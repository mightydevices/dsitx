==> flow/design.v <==
module slip_rx (
	input wire clk, rst,
	output reg frame,
	input wire [7:0] din,
	input wire din_rdy,
	output reg [7:0] dout,
	output reg dout_rdy,
	input wire dout_ack
);
localparam SOF 			= 0;
localparam READ			= 1;
localparam ESC			= 2;
localparam CHAR_END  	= 8'hC0;
localparam CHAR_ESC		= 8'hDB;
localparam CHAR_ESC_END	= 8'hDC;
localparam CHAR_ESC_ESC = 8'hDD;
reg [1:0] state;
reg [7:0] din_buf;
always @ (posedge clk or posedge rst)
begin
	if (rst) begin
		state <= SOF; frame <= 1'b0;
		dout_rdy <= 0; dout <= 0;
	end else begin
		if (dout_ack)
			dout_rdy <= 1'b0;
		if (din_rdy) begin
			case (state)
			SOF : begin
				dout <= din; 
				if (din == CHAR_END)
					state <= READ;
			end
			READ : begin
				dout <= din; 
				if (din == CHAR_END) begin
					if (frame) begin
						frame <= 1'b0; state <= SOF;
					end
				end else begin
					frame <= 1'b1;
					if (din == CHAR_ESC) begin
						state <= ESC;
					end else begin
						dout_rdy <= 1'b1;
					end
				end
			end
			ESC : begin
				dout <= din == CHAR_ESC_END ? CHAR_END : CHAR_ESC;
				state <= READ; dout_rdy <= 1'b1;
			end
			endcase
		end
	end
end
endmodule
Step by step through the tools: slip_rx
The steps from the RTL of slip_rx to its reports follow in flow order. Line numbers count from 1 in the design file above. Operators: Yosys type, input widths -> output width; for muxes data width and select width s. Library cell names are shortened. Not given: n/a

Design top: slip_rx. Clock input: clk. Library: sky130hd. Library corner: tt_025C_1v80.

Word level
Yosys after proc, flatten, opt, wreduce and memory -nomap, before mapping. Memory bits, and registers merged into a memory's read port (data or address), are not among the register bits. Print and check cells are not counted. Equal cells are merged and count once.

The entry for output and inout bits reads 10. Register bits: 12. Elaborated cells: 32. Under input bits stands 12.

The entry for eq/ne operators reads 8. Under multiplexer cells stands 13. The figure for reductions and logical operators is 7.

Operators by type and width (count): $eq 8x8->1 const B (3); $pmux 8 s2 (1); $mux 2 (4); $ne 3x3->1 const B (2); $pmux 2 s3 (1); $reduce_and 5->1 (1); $mux 5 (1); $mux 1 (5); $reduce_and 2->1 (2); $reduce_bool 3->1 (1); $eq 2x1->1 const B (1); $eq 2x2->1 const B (1); $ne 2x2->1 const B (1); $logic_not 2->1 (1); $reduce_bool 2->1 (1); $reduce_or 2->1 (1); $pmux 1 s2 (1).

Logic depth
Longest topological path by Yosys (ltp), each cell counted once; first at word level (registers and memories cut), then after technology mapping (sequential cells cut; the memories' decode and read muxes count).

Under depth in word-level cells stands 5. The entry for ABC_AREA reads 1. The figure for depth in mapped cells is 8. Under depth with buffers taken out stands 8.

Netlist
Source: synth_stat.txt of the flow (Yosys; design flattened, memories mapped). It holds for the ABC_AREA given above (unset counts as 0); a run with the other value may have another netlist. The area totals of this step are shown rounded.

The figure for mapped flip-flops is 13. Under buffers stands 0. Under mapped cells stands 83. The figure for chip area (Yosys) is 652 µm². The figure for area of sequential cells is 327 µm².

Cells by type: dfrtp_1 (count 12, area in all 300.288 µm²); nand2_1 (count 22, area in all 82.579 µm²); inv_1 (count 12, area in all 45.043 µm²); nor2_1 (count 11, area in all 41.29 µm²); a21oi_1 (count 8, area in all 40.038 µm²); dfstp_2 (count 1, area in all 26.275 µm²); nand2_4 (count 2, area in all 22.522 µm²); o22a_1 (count 2, area in all 17.517 µm²); o21ai_1 (count 3, area in all 15.014 µm²); nand2_2 (count 2, area in all 12.512 µm²); o31ai_2 (count 1, area in all 12.512 µm²); o21ai_0 (count 2, area in all 10.01 µm²); inv_4 (count 1, area in all 6.256 µm²); o22ai_1 (count 1, area in all 6.256 µm²); nand3_1 (count 1, area in all 5.005 µm²); nor3_1 (count 1, area in all 5.005 µm²); inv_2 (count 1, area in all 3.754 µm²).

Path before layout
Source: OpenSTA report_checks on the synthesized netlist (no wires, ideal clock, input and output delay 20% of the period each), path of least setup slack; recovery checks are left aside. Register names are those of the netlist, which keeps one name where synthesis merged equal registers.

Path type: register -> register. From: reg state. To: reg dout[6]. Under driving pins on the path stands 7. The figure for data required time is 1.429 ns. Launch time at the first pin: 0.000 ns. Under path buffers stands 0. Setup time: 0.121 ns. The entry for arrival time reads 0.967 ns. The figure for setup slack is 0.461 ns. For clock period the number is 1.55 ns. Under path delay stands 1.088 ns. The entry for period reached after synthesis reads 1.089 ns.

"path delay" = arrival - input delay + setup time. "driving pins on the path": output pins that drive a net of the path, with the launching flip-flop's if there is one; two outputs of one cell count as two. "period reached after synthesis" is the clock period less the worst setup slack; recovery checks do not enter. This is arithmetic on one report: input and output delays are still those of the set period (20% each). An end named without its bit number is one bit of that signal or, where synthesis recoded a state register, one of its new flip-flops. A register here has more assigning lines than the two given.

Cell sequence: dfstp_2 -> nor2_1 -> nand2_2 -> nand2_4 -> inv_4 -> nand2_4 -> o22a_1.

RTL lines, path after synthesis: start: declaration (line 17) `reg [1:0] state;`; start: assignment (line 22) `state <= SOF; frame <= 1'b0;`; start: assignment (line 32) `state <= READ;`; end: assignment (line 30) `dout <= din;`; end: assignment (line 35) `dout <= din;`; end: declaration (line 6) `output reg [7:0] dout,`.

No chain of elaborated cells between the ends is given.

Ticket comment

Stored flow runs of slip_rx (2 of them; Yosys, OpenROAD, sky130hd). They differ in their settings and are not a sequence. Constraints: input delay and output delay 20% of the set period each, output load 0.01 pF.

Files of record 1:
==> flow/run.sh <==
#!/bin/bash
# the make line also repeats the synthesis and layout settings of config.mk as NAME=value (left out here)
make -C /OpenROAD-flow-scripts/flow DESIGN_CONFIG=/design/flow/config.mk WORK_HOME=/design/flow/orfs CLKGATE_MAP_FILE= finish
==> flow/config.mk <==
export PLATFORM = sky130hd
export DESIGN_NAME = slip_rx
export DESIGN_NICKNAME = slip_rx
export VERILOG_FILES = /design/flow/design.v
export SDC_FILE = /design/flow/constraint.sdc
export NUM_CORES = 4
export LEC_CHECK = 0
export ABC_AREA = 1
export CAP_MARGIN = 20
export CELL_PAD_IN_SITES_DETAIL_PLACEMENT = 1
export CELL_PAD_IN_SITES_GLOBAL_PLACEMENT = 3
export CORE_MARGIN = 2
export CORE_UTILIZATION = 70
export GPL_ROUTABILITY_DRIVEN = 0
export GPL_TIMING_DRIVEN = 1
export MIN_ROUTING_LAYER = met1
export PLACE_DENSITY = 0.61
export SLEW_MARGIN = 20
==> flow/constraint.sdc <==
create_clock -name core_clock -period 2.5 [get_ports {clk}]
set_input_delay 0.5000 -clock core_clock [delete_from_list [all_inputs] [get_ports {clk}]]
set_output_delay 0.5000 -clock core_clock [all_outputs]
set_load 0.01 [all_outputs]

Outcome of record 1: not finished: floorplanning ended with error PDN-0185.

Files of record 2:
==> flow/run.sh <==
#!/bin/bash
# the make line also repeats the synthesis and layout settings of config.mk as NAME=value (left out here)
make -C /OpenROAD-flow-scripts/flow DESIGN_CONFIG=/design/flow/config.mk WORK_HOME=/design/flow/orfs CLKGATE_MAP_FILE= finish
==> flow/config.mk <==
export PLATFORM = sky130hd
export DESIGN_NAME = slip_rx
export DESIGN_NICKNAME = slip_rx
export VERILOG_FILES = /design/flow/design.v
export SDC_FILE = /design/flow/constraint.sdc
export NUM_CORES = 4
export LEC_CHECK = 0
export CAP_MARGIN = 20
export CELL_PAD_IN_SITES_DETAIL_PLACEMENT = 0
export CELL_PAD_IN_SITES_GLOBAL_PLACEMENT = 2
export CORE_MARGIN = 9
export CORE_UTILIZATION = 49
export HOLD_SLACK_MARGIN = 0.09
export MAX_ROUTING_LAYER = met4
export MIN_ROUTING_LAYER = met2
export PLACE_DENSITY_LB_ADDON = 0.1
export SETUP_SLACK_MARGIN = 0.27
export SLEW_MARGIN = 20
==> flow/constraint.sdc <==
create_clock -name core_clock -period 1.22 [get_ports {clk}]
set_input_delay 0.2440 -clock core_clock [delete_from_list [all_inputs] [get_ports {clk}]]
set_output_delay 0.2440 -clock core_clock [all_outputs]
set_load 0.01 [all_outputs]

Outcome of record 2: not finished: placement ended with error FLW-0024.
