==> flow/design.v <==
module uart_rx (
	input wire baud_clk, rst,
	input wire rxd,
	output reg [7:0] data,
	output reg rdy,
	input wire ack
);
reg [5:0] smpl_cnt;
reg [2:0] samples;
reg [8:0] sr;
reg busy;
wire start_detected = ~samples[2];
wire one_detected = samples[1];
always @ (posedge baud_clk or posedge rst)
begin
	if (rst) begin
		samples <= 3'h7; smpl_cnt <= 0;
		busy <= 0; rdy <= 0; sr <= 0;
	end else begin
		if (ack)
			rdy <= 1'b0;
		samples <= {samples[1:0], rxd};
		if (start_detected)
			busy <= 1'b1;
		smpl_cnt <= busy ? smpl_cnt + 1'b1 : 5'd0;
		if (smpl_cnt[1:0] == 2'b11) begin
			sr <= {one_detected, sr[8:1]};
			if (smpl_cnt[5]) begin
				data <= sr[8:1]; rdy <= 1'b1; busy <= 1'b0;		
			end
		end
	end
end
endmodule
# Tool chain data of uart_rx
# The steps from the RTL of uart_rx to its reports follow in flow order.
# Line numbers count from 1 in the design file above.
# Operators: Yosys type, input widths -> output width; for muxes data width and select width s.
# A cell with - has no value.
# design
top_module,uart_rx
clock,baud_clk
lib,sky130hd
lib_corner,tt_025C_1v80

# After elaboration
# Yosys after proc, flatten, opt, wreduce and memory -nomap, before mapping. Enables and synchronous resets that opt folds into registers are not counted as muxes. Memory bits, and registers merged into a memory's read port (data or address), are not among the register bits. Print and check cells are not counted. Equal cells are merged and count once.
# word_totals
regBits,28
inputBits,4
output_inout_bits,9
elab_cells,17
# op_classes
n_addsub,1
equal,1
n_mux,7
bitwise,1
n_reduce_logical,1
# ops
op,count
$add 6x1->6 const B,1
$mux 6,1
$mux 1,6
$reduce_and 3->1,1
$eq 2x2->1 const B,1
$not 1->1,1

# Longest topological paths
# Yosys ltp: most cells in a row. Word level: on the elaborated netlist, between registers, memories and ports. Mapped: between sequential cells and ports; inverters and the memories' decode and read muxes count.
# depth
ltp_word,3
ABC_AREA,0
ltp_mapped,4
mapped_depth_nobuf,4

# After synthesis
# Source: synth_stat.txt of the flow (Yosys; design flattened, memories mapped). It holds for the ABC_AREA given above (unset counts as 0); a run with the other value may have another netlist.
# synth_totals
stdcells,59
synth_area_um2,944.7
seqArea_um2,719.4
ffs,27
n_buf,1
# by_type
cell_type,count,area_total_um2
sky130_fd_sc_hd__dfrtp_1,16,400.384
sky130_fd_sc_hd__edfxtp_1,8,240.23
sky130_fd_sc_hd__mux2_2,8,90.086
sky130_fd_sc_hd__dfstp_2,3,78.826
sky130_fd_sc_hd__nor2_1,6,22.522
sky130_fd_sc_hd__xor2_1,2,17.517
sky130_fd_sc_hd__ha_1,1,12.512
sky130_fd_sc_hd__inv_1,3,11.261
sky130_fd_sc_hd__nand2_1,3,11.261
sky130_fd_sc_hd__nand3_2,1,10.01
sky130_fd_sc_hd__o21ai_0,2,10.01
sky130_fd_sc_hd__xnor2_1,1,8.758
sky130_fd_sc_hd__a21boi_0,1,7.507
sky130_fd_sc_hd__or4_1,1,7.507
sky130_fd_sc_hd__and2_1,1,6.256
sky130_fd_sc_hd__buf_2,1,5.005
sky130_fd_sc_hd__nand3_1,1,5.005

# Path before layout
# Source: OpenSTA report_checks on the synthesized netlist (no wires, ideal clock, input and output delay 20% of the period each), path of least setup slack; recovery checks are left aside. Register names are those of the netlist, which keeps one name where synthesis merged equal registers.
# synth_path
path_type,flip-flop to flip-flop
start,reg smpl_cnt[0]
end,reg data[0]
clock_period_ns,2.42
setup_ns,0.371
launch_ns,0.000
t_arrival_ns,1.195
t_required_ns,2.049
setup_slack_ns,0.854
path_delay_ns,1.566
driving_pins,5
path_buffers,1
synth_period_reached_ns,1.566
# "path_delay_ns" = arrival - input delay + setup time.
# "driving_pins": output pins that drive a net of the path, with the launching flip-flop's if there is one; two outputs of one cell count as two.
# "synth_period_reached_ns" is the clock period less the worst setup slack; recovery checks do not enter. This is arithmetic on one report: input and output delays are still those of the set period (20% each).
# Between the ends stands the longest chain of elaborated cells between them, by number of cells; it is not shown to be the way that was timed. Of several equally long chains one is given.
# Each line given opens the expression or statement behind the cell; cells for indexed reads and writes are added by Yosys, which also makes memories of some case tables.
# synth_via
path_cell_list,sky130_fd_sc_hd__dfrtp_1 -> sky130_fd_sc_hd__ha_1 -> sky130_fd_sc_hd__buf_2 -> sky130_fd_sc_hd__nand2_1 -> sky130_fd_sc_hd__nor2_1
elab_chain_len,2
cells_between,2
cone_lines,1
classes_between,1 x eq/ne; 1 x reduce/logical
# synth_rtl
item,line_no,rtl
from (decl),8,reg [5:0] smpl_cnt;
from (assign),17,samples <= 3'h7; smpl_cnt <= 0;
from (assign),25,smpl_cnt <= busy ? smpl_cnt + 1'b1 : 5'd0;
$eq 2x2->1,26,if (smpl_cnt[1:0] == 2'b11) begin
$reduce_and 3->1,-,
to (assign),29,data <= sr[8:1]; rdy <= 1'b1; busy <= 1'b0;
to (decl),4,"output reg [7:0] data,"

# Path in the finished layout
# From the final timing report of run A: the path of least setup slack in the routed layout; clock arrival at registers is part of the times.
# layout_path
path_type,flip-flop to flip-flop
start,reg smpl_cnt[1]
end,reg data[1]
clock_period_ns,1.25
setup_ns,0.29
launch_ns,0.32
t_arrival_ns,1.28
t_required_ns,1.27
setup_slack_ns,-0.01
driving_pins,4
path_buffers,0
# Between the ends stands the longest chain of elaborated cells between them, by number of cells; it is not shown to be the way that was timed. Of several equally long chains one is given.
# layout_via
path_cell_list,sky130_fd_sc_hd__dfrtp_1 -> sky130_fd_sc_hd__ha_4 -> sky130_fd_sc_hd__nand2_4 -> sky130_fd_sc_hd__nor2_4
elab_chain_len,2
cells_between,2
cone_lines,1
classes_between,1 x eq/ne; 1 x reduce/logical
# layout_rtl
item,line_no,rtl
from (decl),8,reg [5:0] smpl_cnt;
from (assign),17,samples <= 3'h7; smpl_cnt <= 0;
from (assign),25,smpl_cnt <= busy ? smpl_cnt + 1'b1 : 5'd0;
$eq 2x2->1,26,if (smpl_cnt[1:0] == 2'b11) begin
$reduce_and 3->1,-,
to (assign),29,data <= sr[8:1]; rdy <= 1'b1; busy <= 1'b0;
to (decl),4,"output reg [7:0] data,"

2 stored runs of uart_rx in the flow (synthesis by Yosys, layout by OpenROAD, sky130hd cells), in arbitrary order. Constraints: input delay and output delay 20% of the set period each, output load 0.01 pF.
By "achievedPeriod_ns" is meant the clock period of the run minus its worst setup slack. This is arithmetic on one report: input and output delays are still those of the set period (20% each).
By "worstPathTime_ns" is meant the share of the clock period that the worst setup path is allowed (20% is reserved at inputs, 20% at outputs), minus its slack. Clock arrival times at its registers enter into it.
"totalPower_uw" is the tool's figure for a default switching activity; nothing was simulated.

Run A, flow files:
==> flow/run.sh <==
#!/bin/bash
# the make line also repeats the synthesis and layout settings of config.mk as NAME=value (left out here)
make -C /OpenROAD-flow-scripts/flow DESIGN_CONFIG=/design/flow/config.mk WORK_HOME=/design/flow/orfs CLKGATE_MAP_FILE= finish
==> flow/config.mk <==
export PLATFORM = sky130hd
export DESIGN_NAME = uart_rx
export DESIGN_NICKNAME = uart_rx
export VERILOG_FILES = /design/flow/design.v
export SDC_FILE = /design/flow/constraint.sdc
export NUM_CORES = 4
export LEC_CHECK = 0
export CAP_MARGIN = 30
export CELL_PAD_IN_SITES_DETAIL_PLACEMENT = 1
export CELL_PAD_IN_SITES_GLOBAL_PLACEMENT = 0
export CORE_ASPECT_RATIO = 1.38
export CORE_MARGIN = 8
export CORE_UTILIZATION = 57
export CTS_CLUSTER_DIAMETER = 39
export MIN_ROUTING_LAYER = met2
export PLACE_DENSITY_LB_ADDON = 0.15
export SLEW_MARGIN = 20
==> flow/constraint.sdc <==
create_clock -name core_clock -period 1.25 [get_ports {baud_clk}]
set_input_delay 0.2500 -clock core_clock [delete_from_list [all_inputs] [get_ports {baud_clk}]]
set_output_delay 0.2500 -clock core_clock [all_outputs]
set_load 0.01 [all_outputs]

==> results of run A, as CSV <==
result,value
post_synth_area_um2,944.7
final_stdcell_area_um2,1187.4
worst_setup_slack_ns,-0.006
final_util_pct,75.4
worstPathTime_ns,1.26
critical_path_kind,"flip-flop to flip-flop"
achievedPeriod_ns,1.256
totalPower_uw,2299
final_die_area_um2,3233.1

Run B, flow files:
==> flow/run.sh <==
#!/bin/bash
# the make line also repeats the synthesis and layout settings of config.mk as NAME=value (left out here)
make -C /OpenROAD-flow-scripts/flow DESIGN_CONFIG=/design/flow/config.mk WORK_HOME=/design/flow/orfs CLKGATE_MAP_FILE= finish
==> flow/config.mk <==
export PLATFORM = sky130hd
export DESIGN_NAME = uart_rx
export DESIGN_NICKNAME = uart_rx
export VERILOG_FILES = /design/flow/design.v
export SDC_FILE = /design/flow/constraint.sdc
export NUM_CORES = 4
export LEC_CHECK = 0
export ABC_AREA = 1
export CAP_MARGIN = 40
export CELL_PAD_IN_SITES_DETAIL_PLACEMENT = 2
export CELL_PAD_IN_SITES_GLOBAL_PLACEMENT = 0
export CORE_ASPECT_RATIO = 0.95
export CORE_MARGIN = 2
export CORE_UTILIZATION = 16
export CTS_CLUSTER_DIAMETER = 318
export CTS_CLUSTER_SIZE = 81
export GPL_TIMING_DRIVEN = 0
export SLEW_MARGIN = 30
==> flow/constraint.sdc <==
create_clock -name core_clock -period 2.18 [get_ports {baud_clk}]
set_input_delay 0.4360 -clock core_clock [delete_from_list [all_inputs] [get_ports {baud_clk}]]
set_output_delay 0.4360 -clock core_clock [all_outputs]
set_load 0.01 [all_outputs]

==> results of run B, as CSV <==
result,value
post_synth_area_um2,978.4
final_stdcell_area_um2,1252.5
worst_setup_slack_ns,0.459
final_util_pct,21.4
worstPathTime_ns,1.72
critical_path_kind,"flip-flop to flip-flop"
achievedPeriod_ns,1.721
totalPower_uw,1336
final_die_area_um2,6756.9
